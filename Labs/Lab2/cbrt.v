==> flow/design.v <==
`timescale 1ns / 1ps
`timescale 1ns / 1ps
module multiplier(input clk,
                 input rst,
                 input [7:0] a,
                 input [7:0] b,
                 input start,
                 output busy,
                 output reg [15:0] y
                 );
    localparam IDLE = 1'b0;
    localparam WORK = 1'b1;
    reg [3:0] ctr;
    wire [3:0] end_step;
    wire [7:0] part_sum;
    wire [15:0] shifted_part_sum;
    reg [7:0] A, B;
    reg [15:0] part_res;
    reg state;
    assign part_sum = a & {8{b[ctr]}};
    assign shifted_part_sum = part_sum << ctr;
    assign end_step = (ctr == 4'h8);
    assign busy = state;
    always @(posedge clk)
        if (rst) begin
            ctr <= 0;
            part_res <= 0;
            y <= 0;
            state <= IDLE;
        end else begin
            case (state)
                IDLE :
                    if (start) begin
                        state <= WORK;
                        A <= a;
                        B <= b;
                        ctr <= 0;
                        part_res <= 0;
                    end
                WORK:
                    begin
                        if (end_step) begin
                            y <= part_res;
                            state <= IDLE;
                        end
                        part_res <= part_res + shifted_part_sum;
                        ctr <= ctr + 1;
                    end
            endcase
        end
endmodule
module cbrt(input clk,
            input rst,
            input [7:0] a,
            input start,
            output reg [3:0] res,
            output wire busy,
            input wire [15:0] adder_s_out,
            output reg [15:0] adder_a_in,
            output reg [15:0] adder_b_in
            );
    reg [7:0] a_mul, b_mul;
    wire [15:0] y_mul;
    reg mult_start;
    wire mult_busy;
    multiplier mull(
        .clk(clk),
        .rst(rst),
        .a(a_mul),
        .b(b_mul),
        .start(mult_start),
        .busy(mult_busy),
        .y(y_mul)
    );
    localparam  INACTIVE = 4'b0000;
    localparam  EXIT_CONDITION = 4'b0001;
    localparam  MUL1_SETUP = 4'b0010;
    localparam  MUL2_SETUP = 4'b0011;
    localparam  MUL3_SETUP = 4'b0100;
    localparam  MUL1_START = 4'b0101;
    localparam  MUL2_START = 4'b0110;
    localparam  WAIT_MUL = 4'b0111;
    localparam  WAIT_B = 4'b1000;
    localparam  ITERATOR = 4'b1001;
    localparam  DECR = 4'b1010;
    localparam  INCR = 4'b1011;
    localparam  INCR_WAIT = 4'b1100;
    reg [7:0] s;
    wire end_step;
    reg [7:0] x;
    reg [31:0] b, y, tmp;
    reg [4:0] STATE;
    assign end_step = (s == 'hfd);
    assign busy = (STATE != INACTIVE);
    always@(posedge clk) begin
        if(rst) begin
            STATE <= INACTIVE;
        end
        else begin
            case (STATE)
                INACTIVE:
                    begin
                        if(start) begin
                            mult_start <= 0;
                            x <= a;
                            s <= 30;
                            y <= 0;
                            STATE <= EXIT_CONDITION;
                        end
                    end
                EXIT_CONDITION:
                    begin
                        if(end_step) begin
                            STATE <= INACTIVE;
                            res <= y;
                        end else begin
                            y <= y << 1;
                            STATE <= MUL1_SETUP;
                        end
                    end
                MUL1_SETUP:
                    begin
                        STATE <= MUL2_SETUP;
                        tmp <= y << 1;
                    end
                MUL2_SETUP:
                    begin
                        STATE <= MUL3_SETUP;
                        adder_a_in <= tmp;
                        adder_b_in <= y;
                    end
                MUL3_SETUP:
                    begin
                        STATE <= MUL1_START;
                        tmp <= adder_s_out;
                        adder_a_in <= y;
                        adder_b_in <= 1;
                    end
                MUL1_START:
                    begin
                        STATE <= MUL2_START;
                        a_mul <= tmp;
                        b_mul <= adder_s_out;
                        mult_start <= 1;
                    end
                MUL2_START:
                    begin
                        mult_start <= 0;
                        STATE <= WAIT_MUL;
                    end
                WAIT_MUL:
                    begin
                        if(~mult_busy) begin
                            STATE <= WAIT_B;
                            adder_a_in <= y_mul;
                            adder_b_in <= 1;
                        end
                    end
                WAIT_B:
                    begin
                        STATE <= ITERATOR;
                        b <= adder_s_out << s;
                        adder_a_in <= s;
                        adder_b_in <= -3;
                    end
                ITERATOR:
                    begin
                        if(x >= b) begin
                            STATE <= DECR;
                            adder_a_in <= ~b;
                            adder_b_in <= 1;
                        end else begin
                            STATE <= EXIT_CONDITION;
                        end
                        s <= adder_s_out;
                    end
                DECR:
                    begin
                        STATE <= INCR;
                        adder_a_in <= x;
                        adder_b_in <= adder_s_out;
                    end
                INCR:
                    begin
                        STATE <= INCR_WAIT;
                        x <= adder_s_out;
                        adder_a_in <= y;
                        adder_b_in <= 1;
                    end
                INCR_WAIT:
                    begin
                        STATE <= EXIT_CONDITION;
                        y <= adder_s_out;
                    end
            endcase
        end
    end
endmodule
From RTL to reports: cbrt

What the tools print for cbrt, step after step.
Line numbers count from 1 in the design file above.
Operators carry their Yosys type and port widths (W data, S select, Z words).
Library cell names are shortened.
Not given: n/a

Design top: cbrt
Clock: clk
Standard-cell library: sky130hd
Library corner: tt_025C_1v80

Word-level counts

Source: Yosys, flattened and elaborated, memories not mapped. Widths are those after wreduce. Registers that Yosys merges into a memory's read port (data or address) are not register bits. Print and check cells do not count. Equal cells are merged and count once.

Input bits: 27
Flip-flop bits (word level): 175
Word-level cells: 95
Output and inout port bits: 37

Mux-type cells: 28
Eq/ne operators: 19
Shift operators: 3
Reduce/logical cells: 22
Order comparisons: 1
Add/subtract/negate cells: 2
Bitwise logic cells: 4

Operators by type and width:

| kind                 | number |
| $pmux W16 S6         | 2 |
| $mux W16             | 7 |
| $pmux W5 S13         | 1 |
| $pmux W16 S2         | 2 |
| $pmux W16 S3         | 1 |
| $shl A16 B8 Y32      | 1 |
| $ge A8 B32 Y1        | 1 |
| $pmux W8 S2          | 2 |
| $eq A5 B4 Y1 const B | 5 |
| $eq A5 B3 Y1 const B | 4 |
| $add A16 B16 Y16     | 1 |
| $not A16 Y16         | 1 |
| $shl A8 B4 Y16       | 1 |
| $mux W8              | 2 |
| $reduce_and A3 Y1    | 5 |
| $reduce_bool A13 Y1  | 1 |
| $ne A2 B2 Y1 const B | 5 |
| $eq A5 B2 Y1 const B | 2 |
| $mux W5              | 2 |
| $reduce_and A2 Y1    | 4 |
| $reduce_and A4 Y1    | 2 |
| $shiftx A8 B4 Y1     | 1 |
| $eq A8 B8 Y1 const B | 1 |
| $and A8 B8 Y8        | 1 |
| $pmux W4 S2          | 1 |
| $mux W4              | 2 |
| $reduce_bool A2 Y1   | 3 |
| $reduce_bool A3 Y1   | 2 |

Not listed: further kinds 13, cells in them 16.

Longest topological paths

Yosys ltp: most cells in a row. Word level: on the elaborated netlist, between registers, memories and ports. Mapped: between sequential cells and ports; inverters and the memories' decode and read muxes count.

Depth in word-level cells: 5
ABC_AREA: 0
Gate-level depth with buffers: 17
Depth with buffers taken out: 15

Synthesis result

Yosys stat after the flow's synthesis: flattened, memories mapped to cells. It holds for the ABC_AREA given above (unset counts as 0); a run with the other value may have another netlist.

Cell types:

| cell     | number | total area (µm²) |
| edfxtp_1 | 133    | 3993.83 |
| dfxtp_1  | 41     | 820.787 |
| nand2_1  | 126    | 472.954 |
| nor2_1   | 112    | 420.403 |
| mux2_2   | 37     | 416.65 |
| a21oi_1  | 66     | 330.317 |
| ha_1     | 25     | 312.8 |
| o21ai_0  | 62     | 310.298 |
| mux2i_1  | 26     | 260.25 |
| a221oi_1 | 17     | 148.893 |
| a22o_1   | 17     | 148.893 |
| clkbuf_1 | 38     | 142.637 |
| nand3_1  | 28     | 140.134 |
| nor2b_1  | 20     | 125.12 |
| nor3_1   | 22     | 110.106 |
| buf_2    | 18     | 90.086 |
| inv_1    | 23     | 86.333 |
| a31oi_1  | 13     | 81.328 |

Not listed: further types 54, cells in them 159.

Cell count: 983
Mapped flip-flops: 174
Area of sequential cells: 4814.6 µm²
Mapped area: 9696.8 µm²

The figures by module come from a second, unflattened synthesis with its own total; it is not the netlist above.

Cell total of the unflattened synthesis: 918
Area total of the unflattened synthesis: 9704.3 µm²

Rows give one instance, submodules left out.

By module:

| module     | cells | area (µm²) | times used |
| cbrt       | 576   | 7060.5     | 1 |
| multiplier | 342   | 2643.8     | 1 |

Worst setup path after synthesis

Path of least setup slack by OpenSTA after synthesis, without wires, with an ideal clock, recovery checks aside; 20% of the period is set as input and as output delay. Where synthesis merged equal registers, the netlist keeps one of their names.

Kind: input to register
Start: input rst
End: register b[0]
Path slack: 1144 ps
Time at the first pin: 1290 ps
Data arrival time: 4804 ps
Clock period: 6450 ps
Delay of the path: 4016 ps
Stages on the path: 3
Required time: 5948 ps
Synthesis period reached: 5306 ps

"delay of the path" = arrival - input delay + setup time.
"stages on the path": output pins that drive a net of the path, with the launching flip-flop's if there is one; two outputs of one cell count as two.
"synthesis period reached" = period - worst setup slack (recovery checks aside). The figure is calculated, with input and output delays left at 20% of the set period.
Between the ends stands the longest chain of elaborated cells between them, by number of cells; it is not shown to be the way that was timed. Of several equally long chains one is given.
Each line given opens the expression or statement behind the cell; cells for indexed reads and writes are added by Yosys, which also makes memories of some case tables.

Path through: clkbuf_1 buf_1 nor4_1
Length of the longest elaborated chain: 2
Elaborated cells between the ends (all ways): 2
Source lines of those cells: 0

RTL lines, path after synthesis:

| what              | RTL line | text |
| start, declared   | 53       | `input rst,` |
| $not A1 Y1        | n/a      |  |
| $reduce_and A2 Y1 | n/a      |  |
| end, assigned     | 162      | `b <= adder_s_out << s;` |
| end, declared     | 91       | `reg [31:0] b, y, tmp;` |

Worst path after layout

From the final timing report of entry A: the path of least setup slack in the routed layout; clock arrival at registers is part of the times.
The path's times are printed in steps of 10 ps; the period is the one set.

Kind: register to register
Start: register mull.ctr[0]
End: register mull.part_res[12]
Data arrival time: 3710 ps
Required time: 4000 ps
Clock period: 3670 ps
Time at the first pin: 440 ps
Stages on the path: 14
Path slack: 290 ps

Between the ends stands the longest chain of elaborated cells between them, by number of cells; it is not shown to be the way that was timed. Of several equally long chains one is given.
At most two assigning lines are given for a register; there are more.

Path through: dfxtp_1 inv_1 mux2i_4 or2_0 buf_4 nor3_1 ha_1 nor2b_1 o21ai_1 a21boi_1 o21ai_0 a21boi_0 or3_1 a32o_1
Length of the longest elaborated chain: 5
Elaborated cells between the ends (all ways): 5
Source lines of those cells: 4

RTL lines, path after layout:

| what             | RTL line | text |
| start, declared  | 13       | `reg [3:0] ctr;` |
| start, assigned  | 26       | `ctr <= 0;` |
| start, assigned  | 47       | `ctr <= ctr + 1;` |
| $shiftx A8 B4 Y1 | 20       | `assign part_sum = a & {8{b[ctr]}};` |
| $and A8 B8 Y8    | 20       |  |
| $shl A8 B4 Y16   | 21       | `assign shifted_part_sum = part_sum << ctr;` |
| $add A16 B16 Y16 | 46       | `part_res <= part_res + shifted_part_sum;` |
| $pmux W16 S2     | 31       | `case (state)` |
| end, assigned    | 27       | `part_res <= 0;` |
| end, assigned    | 46       |  |
| end, declared    | 18       | `reg [15:0] part_res;` |

Subject: flow runs of cbrt

Hi,

Stored flow runs of cbrt (2 of them; Yosys, OpenROAD, sky130hd). They differ in their settings and are not a sequence. Constraints: input delay and output delay 20% of the set period each, output load 0.01 pF.
"period achieved" means the clock period less the worst setup slack. The figure is calculated, with input and output delays left at 20% of the set period.
"critical setup path time": the worst setup path's part of the clock period (all of it between registers, 20% less for each end at a port) less its slack. A launch clock that arrives late makes it longer, a capture clock that arrives late makes it shorter.
"power" is the tool's figure for a default switching activity; nothing was simulated.
"critical setup path time" is given in steps of 10 ps.
Settings: n/a = not set for that run.

| name                                  | entry A              | entry B              |
| period_ns                             | 3.67                 | 4.68                 |
| CAP_MARGIN                            | 20                   | 20                   |
| CORE_MARGIN                           | 2                    | 2                    |
| CORE_UTILIZATION                      | 40                   | 39                   |
| SLEW_MARGIN                           | 20                   | 20                   |
| PLACE_DENSITY_LB_ADDON                | n/a                  | 0.02                 |
| HOLD_SLACK_MARGIN                     | n/a                  | -0.1                 |
| CELL_PAD_IN_SITES_GLOBAL_PLACEMENT    | n/a                  | 2                    |
| TNS_END_PERCENT                       | n/a                  | 60                   |
| GPL_TIMING_DRIVEN                     | n/a                  | 0                    |
| MIN_ROUTING_LAYER                     | n/a                  | met1                 |
| worst setup slack after layout (ps)   | 292                  | 595                  |
| critical setup path time (ps)         | 3380                 | 4090                 |
| worst setup path type                 | register to register | register to register |
| area of the synthesized netlist (µm²) | 9696.8               | 9696.8               |
| standard-cell area after layout (µm²) | 11400.9              | 11442.2              |
| final worst hold slack (ps)           | 461                  | 464                  |
| final setup TNS (ps)                  | 0                    | 0                    |
| die size (µm²)                        | 25504.1              | 26140.4              |
| period achieved (ps)                  | 3378                 | 4085                 |
| post-layout utilization               | 0.483                | 0.469                |
| power (mW)                            | 4.503                | 3.491                |

Regards
