==> flow/design.v <==
module lfsr (input clk,
			 input rst,
			 input data_ready,
			 input [n_bits-1:0] x,
			 output [n_bits-1:0] x_out,
			 output done
			);
	parameter n_bits = 8;
	reg [n_bits-1:0] current;
	reg [n_bits-1:0] x_reg;
	reg [n_bits-1:0] out_reg;
	reg done_reg;
	integer ITER;
	integer LOOPER;
	localparam START = 4'b0000;
	localparam PRESET = 4'b0001;
	localparam CALC_BIT = 4'b0010;
	localparam SHIFT = 4'b0011;
	localparam PUT_BIT = 4'b0100;
	localparam DONE = 4'b0101;
	reg [3:0] STATE = START;
	reg res_bit;
	assign done = done_reg;
	assign x_out = out_reg;
	always @(posedge clk) begin
		if (rst) begin
			current <= 0;
			x_reg <= x;
			res_bit <= 0;
			STATE <= START;
			LOOPER <= 0;
			ITER <= 0;
			done_reg <= 0;
			out_reg <= 0;
		end
		else begin
			if(data_ready) begin
				case(STATE)
					START : begin
						current <= 0;
						x_reg <= x;
						res_bit <= 0;
						STATE <= PRESET;
						LOOPER <= 0;
						ITER <= 0;
						done_reg <= 0;
						out_reg <= 0;
					end
					PRESET : begin
						current <= (1 + x_reg*x_reg*x_reg + x_reg*x_reg*x_reg*x_reg*x_reg  + x_reg*x_reg*x_reg*x_reg*x_reg*x_reg*x_reg + x_reg*x_reg*x_reg*x_reg*x_reg*x_reg*x_reg*x_reg);
						STATE <= CALC_BIT;
						ITER <= 0;
					end
					CALC_BIT : begin
						if(LOOPER == 3) begin
							STATE <= DONE;
						end
						else begin
							if(ITER >= n_bits) begin
								STATE <= SHIFT;
							end
							else begin
								res_bit <= res_bit ^ current[ITER];
								ITER <= ITER + 1;
							end
						end
					end
					SHIFT : begin
						current <= current >> 1;
						STATE <= PUT_BIT;
					end
					PUT_BIT : begin
						current[n_bits-1] <= res_bit;
						LOOPER <= LOOPER + 1;
						res_bit <= 0;
						STATE <= CALC_BIT;
						ITER <= 0;
					end
					DONE : begin
						done_reg <= 1;
						out_reg <= current;
					end
				endcase
			end
		end
	end
endmodule
### Step by step through the tools: lfsr

The steps from the RTL of lfsr to its reports follow in flow order.
Lines are those of the file above, counted from 1.
Cell names lack the library's common part.
The mark - stands for no value.

* top module: lfsr
* clock port: clk
* library: sky130hd
* corner: tt_025C_1v80

### Word-level counts

Counts by Yosys on the flattened word-level netlist (proc, flatten, opt, wreduce; memories kept). Register bits leave out memories and registers merged into their read ports (data or address). Print and check cells are left out.

* flip-flop bits (word level): 94
* input bits: 11
* output and inout port bits: 9
* word-level cells: 73

* add/subtract/negate cells: 6
* multiply operators: 7
* magnitude comparators: 1
* equal/unequal tests: 9
* shift operators: 1
* multiplexer cells: 17
* bitwise gates (word level): 1
* reductions and logical operators: 22

Operators with widths (number)
* 32-bit by 8-bit multiplier with 32-bit output: 3
* 24-bit by 8-bit multiplier with 32-bit output: 1
* 32-bit by 8-bit multiplier with 8-bit output: 1
* 16-bit by 8-bit multiplier with 24-bit output: 1
* 8-bit by 8-bit multiplier with 16-bit output: 1
* 32-bit parallel mux with 2-bit select: 2
* 32-bit by 2-bit adder with 32-bit output (second input constant): 2
* 32-bit two-way mux: 2
* 32-bit by 3-bit == test with 1-bit output (second input constant): 1
* 32-bit by 5-bit greater-or-equal comparator with 1-bit output (second input constant): 1
* 8-bit by 32-bit variable part select with 1-bit output: 1
* 8-bit adder: 3
* 8-bit two-way mux: 3
* 7-bit parallel mux with 3-bit select: 1
* 8-bit parallel mux with 2-bit select: 1
* 4-bit parallel mux with 4-bit select: 1
* 2-bit nonzero test: 6
* 2-bit AND reduction: 5
* 1-bit by 8-bit adder with 8-bit output (first input constant): 1
* 4-bit by 2-bit == test with 1-bit output (second input constant): 2
* 4-bit by 3-bit == test with 1-bit output (second input constant): 2
* 4-bit AND reduction: 2
* 4-bit two-way mux: 2
* 2-bit OR reduction: 3
* 3-bit nonzero test: 2
* 2-bit != test (second input constant): 2
* 4-bit by 1-bit == test with 1-bit output (second input constant): 1
* 4-bit logical NOT: 1

Not listed: further kinds 8, cells in them 10.

### Logic depth

Depth = most cells in a row (Yosys ltp): at word level without a register or memory, in the mapped netlist without a sequential cell, where the memories' decode and read muxes count.

* depth in word-level cells: 9
* ABC_AREA: 0
* depth in mapped cells: 67
* depth with buffers taken out: 64

### Synthesis result

The flow's flattened synthesis, as Yosys stat reports it; memories are mapped. The netlist is that of the ABC_AREA named above (0 if unset); the other value can give another one.

Cell types
* dfxtp_1: number 85, total area 1.7E+03 um^2
* fa_1: number 84, total area 1.68E+03 um^2
* ha_1: number 97, total area 1.21E+03 um^2
* xor2_1: number 59, total area 516.746 um^2
* xnor2_1: number 54, total area 472.954 um^2
* inv_1: number 113, total area 424.157 um^2
* nand2_1: number 93, total area 349.085 um^2
* and2_1: number 54, total area 337.824 um^2
* nor2_1: number 81, total area 304.042 um^2
* edfxtp_1: number 8, total area 240.23 um^2
* nand3_1: number 34, total area 170.163 um^2
* a21oi_1: number 33, total area 165.158 um^2
* and3_1: number 17, total area 106.352 um^2
* a21o_1: number 12, total area 90.086 um^2
* clkbuf_1: number 24, total area 90.086 um^2
* o21ai_0: number 18, total area 90.086 um^2
* xnor3_1: number 4, total area 90.086 um^2
* nor4_1: number 12, total area 75.072 um^2

Not listed: further types 44, cells in them 113.

* cells in the netlist: 995
* synthesis area: 9011.1 um^2
* sequential part of the area: 1941.9 um^2
* flip-flop cells: 93
* buffer cells: 33

### Worst setup path after synthesis

Path of least setup slack by OpenSTA after synthesis, without wires, with an ideal clock, recovery checks aside; 20% of the period is set as input and as output delay. Where synthesis merged equal registers, the netlist keeps one of their names.

* kind: flip-flop to flip-flop
* from: register x_reg[0]
* to: register current[7]
* period: 30200 ps
* setup time: 84 ps
* time at the first pin: 0 ps
* arrival time: 17956 ps
* required time: 30116 ps
* setup slack: 12160 ps
* delay of the path: 18040 ps
* stages: 64
* buffers on the path: 1
* synthesis period reached: 18040 ps

"delay of the path" is the arrival time less input delay plus setup time.
"stages": output pins that drive a net of the path, with the launching flip-flop's if there is one; two outputs of one cell count as two.
"synthesis period reached" = period - worst setup slack (recovery checks aside). The figure is calculated, with input and output delays left at 20% of the set period.
The rows between start and end are the longest chain of elaborated cells between them; the timing report does not say that the signal goes this way. Where chains are equally long, one stands for them.
Each line given opens the expression or statement behind the cell; cells for indexed reads and writes are added by Yosys, which also makes memories of some case tables.
At most two assigning lines are given for a register; there are more.

* path through: edfxtp_1 clkbuf_1 and2_1 ha_1 xnor2_1 ha_1 ha_1 inv_1 fa_1 inv_1 fa_1 and2_1 fa_1 ha_1 fa_1 fa_1 ha_1 xor2_1 (+28 left out) xnor2_1 nand2_1 fa_1 fa_1 inv_1 fa_1 fa_1 inv_1 fa_1 xnor2_1 xnor2_1 xnor2_1 xnor3_1 xnor2_1 xnor2_1 xnor2_1 xnor2_1 o31ai_2
* cells in the longest elaborated chain: 9
* elaborated cells between the ends (all ways): 12
* source lines of those cells: 2
* classes of those cells: 4 x add/sub; 7 x mul; 1 x mux

Ends and longest elaborated chain, after synthesis
* start, declared: line 10 `reg [n_bits-1:0] x_reg;`
* start, assigned: line 28 `x_reg <= x;`
* start, assigned: line 41 `x_reg <= x;`
* 8-bit by 8-bit multiplier with 16-bit output: line 50 `current <= (1 + x_reg*x_reg*x_reg + x_reg*x_reg*x_reg*x_reg*x_reg + x_reg*x_reg*x_reg*x_reg*x_reg*x_reg*x_reg ...`
* 16-bit by 8-bit multiplier with 24-bit output: line 50
* 24-bit by 8-bit multiplier with 32-bit output: line 50
* 32-bit by 8-bit multiplier with 32-bit output (3 in a row): line 50
* 32-bit by 8-bit multiplier with 8-bit output: line 50
* 8-bit adder: line 50
* 1-bit parallel mux with 3-bit select: line 38 `case(STATE)`
* end, assigned: line 50
* end, assigned: line 69 `current <= current >> 1;`
* end, declared: line 9 `reg [n_bits-1:0] current;`

### Timing after layout

From the final timing report of flow run A: the path of least setup slack in the routed layout; clock arrival at registers is part of the times.
The report prints the path's times to 10 ps; the period is as set.

* kind: flip-flop to flip-flop
* from: register x_reg[0]
* to: register current[7]
* period: 17300 ps
* setup time: 90 ps
* time at the first pin: 380 ps
* arrival time: 18950 ps
* required time: 17580 ps
* setup slack: -1370 ps
* stages: 63
* buffers on the path: 0

The rows between start and end are the longest chain of elaborated cells between them; the timing report does not say that the signal goes this way. Where chains are equally long, one stands for them.
At most two assigning lines are given for a register; there are more.

* path through: edfxtp_1 and2_4 ha_4 xnor2_2 ha_1 ha_1 inv_1 fa_1 inv_2 fa_2 and2_4 fa_2 ha_4 fa_1 fa_2 ha_4 xor2_4 nand2_2 (+27 left out) xnor2_4 nand2_1 fa_1 fa_1 inv_2 fa_1 fa_1 inv_2 fa_2 xnor2_2 xnor2_2 xnor2_2 xnor3_1 xnor2_1 xnor2_1 xnor2_1 xnor2_1 o31ai_2
* cells in the longest elaborated chain: 9
* elaborated cells between the ends (all ways): 12
* source lines of those cells: 2
* classes of those cells: 4 x add/sub; 7 x mul; 1 x mux

Ends and longest elaborated chain, post-layout
* start, declared: line 10 `reg [n_bits-1:0] x_reg;`
* start, assigned: line 28 `x_reg <= x;`
* start, assigned: line 41 `x_reg <= x;`
* 8-bit by 8-bit multiplier with 16-bit output: line 50 `current <= (1 + x_reg*x_reg*x_reg + x_reg*x_reg*x_reg*x_reg*x_reg + x_reg*x_reg*x_reg*x_reg*x_reg*x_reg*x_reg ...`
* 16-bit by 8-bit multiplier with 24-bit output: line 50
* 24-bit by 8-bit multiplier with 32-bit output: line 50
* 32-bit by 8-bit multiplier with 32-bit output (3 in a row): line 50
* 32-bit by 8-bit multiplier with 8-bit output: line 50
* 8-bit adder: line 50
* 1-bit parallel mux with 3-bit select: line 38 `case(STATE)`
* end, assigned: line 50
* end, assigned: line 69 `current <= current >> 1;`
* end, declared: line 9 `reg [n_bits-1:0] current;`

Module lfsr, platform sky130hd: 2 stored runs of the flow (Yosys, OpenROAD) with differing settings, in no particular order. Input and output delays are each 20% of the period that was set; the output load is 0.01 pF.
"clock period achieved" means the clock period less the worst setup slack. The figure is calculated, with input and output delays left at 20% of the set period.
"worst setup path time" is the time allowed to the run's worst setup path (the clock period less input and output delay, where it has them) less its slack. Clock arrival times count: a late capture clock shortens it, a late launch clock lengthens it.
"worst setup path time" is known to 10 ps.

### Flow run A

Settings: `period_ns=17.3`, `CORE_UTILIZATION=37`, `SETUP_SLACK_MARGIN=3.27`, `PLACE_DENSITY=0.6`, `CORE_ASPECT_RATIO=0.9`, `CELL_PAD_IN_SITES_DETAIL_PLACEMENT=2`, `CTS_CLUSTER_DIAMETER=399`, `CAP_MARGIN=25`, `SLEW_MARGIN=30`, `MIN_ROUTING_LAYER=met2`, `CORE_MARGIN=2`

- Post-synthesis cell area: 9,011.1 um^2
- Die outline area: 25,620.4 um^2
- Standard-cell area after routing: 10,674.0 um^2
- Utilization after routing: 44.4 %
- Setup slack of the worst path: -1,369 ps
- Post-route setup TNS: -2,499 ps
- Worst hold slack in the final report: 463 ps
- Clock period achieved: 18,669 ps
- Worst setup path time: 18,670 ps
- Worst setup path type: flip-flop to flip-flop

### Flow run B

Settings: `period_ns=18.3`, `CORE_UTILIZATION=62`, `CAP_MARGIN=20`, `CORE_MARGIN=2`, `SLEW_MARGIN=20`

- Post-synthesis cell area: 9,011.1 um^2
- Die outline area: 15,513.9 um^2
- Standard-cell area after routing: 10,015.9 um^2
- Utilization after routing: 69.7 %
- Setup slack of the worst path: 778 ps
- Post-route setup TNS: 0 ps
- Worst hold slack in the final report: 470 ps
- Clock period achieved: 17,522 ps
- Worst setup path time: 17,520 ps
- Worst setup path type: flip-flop to flip-flop
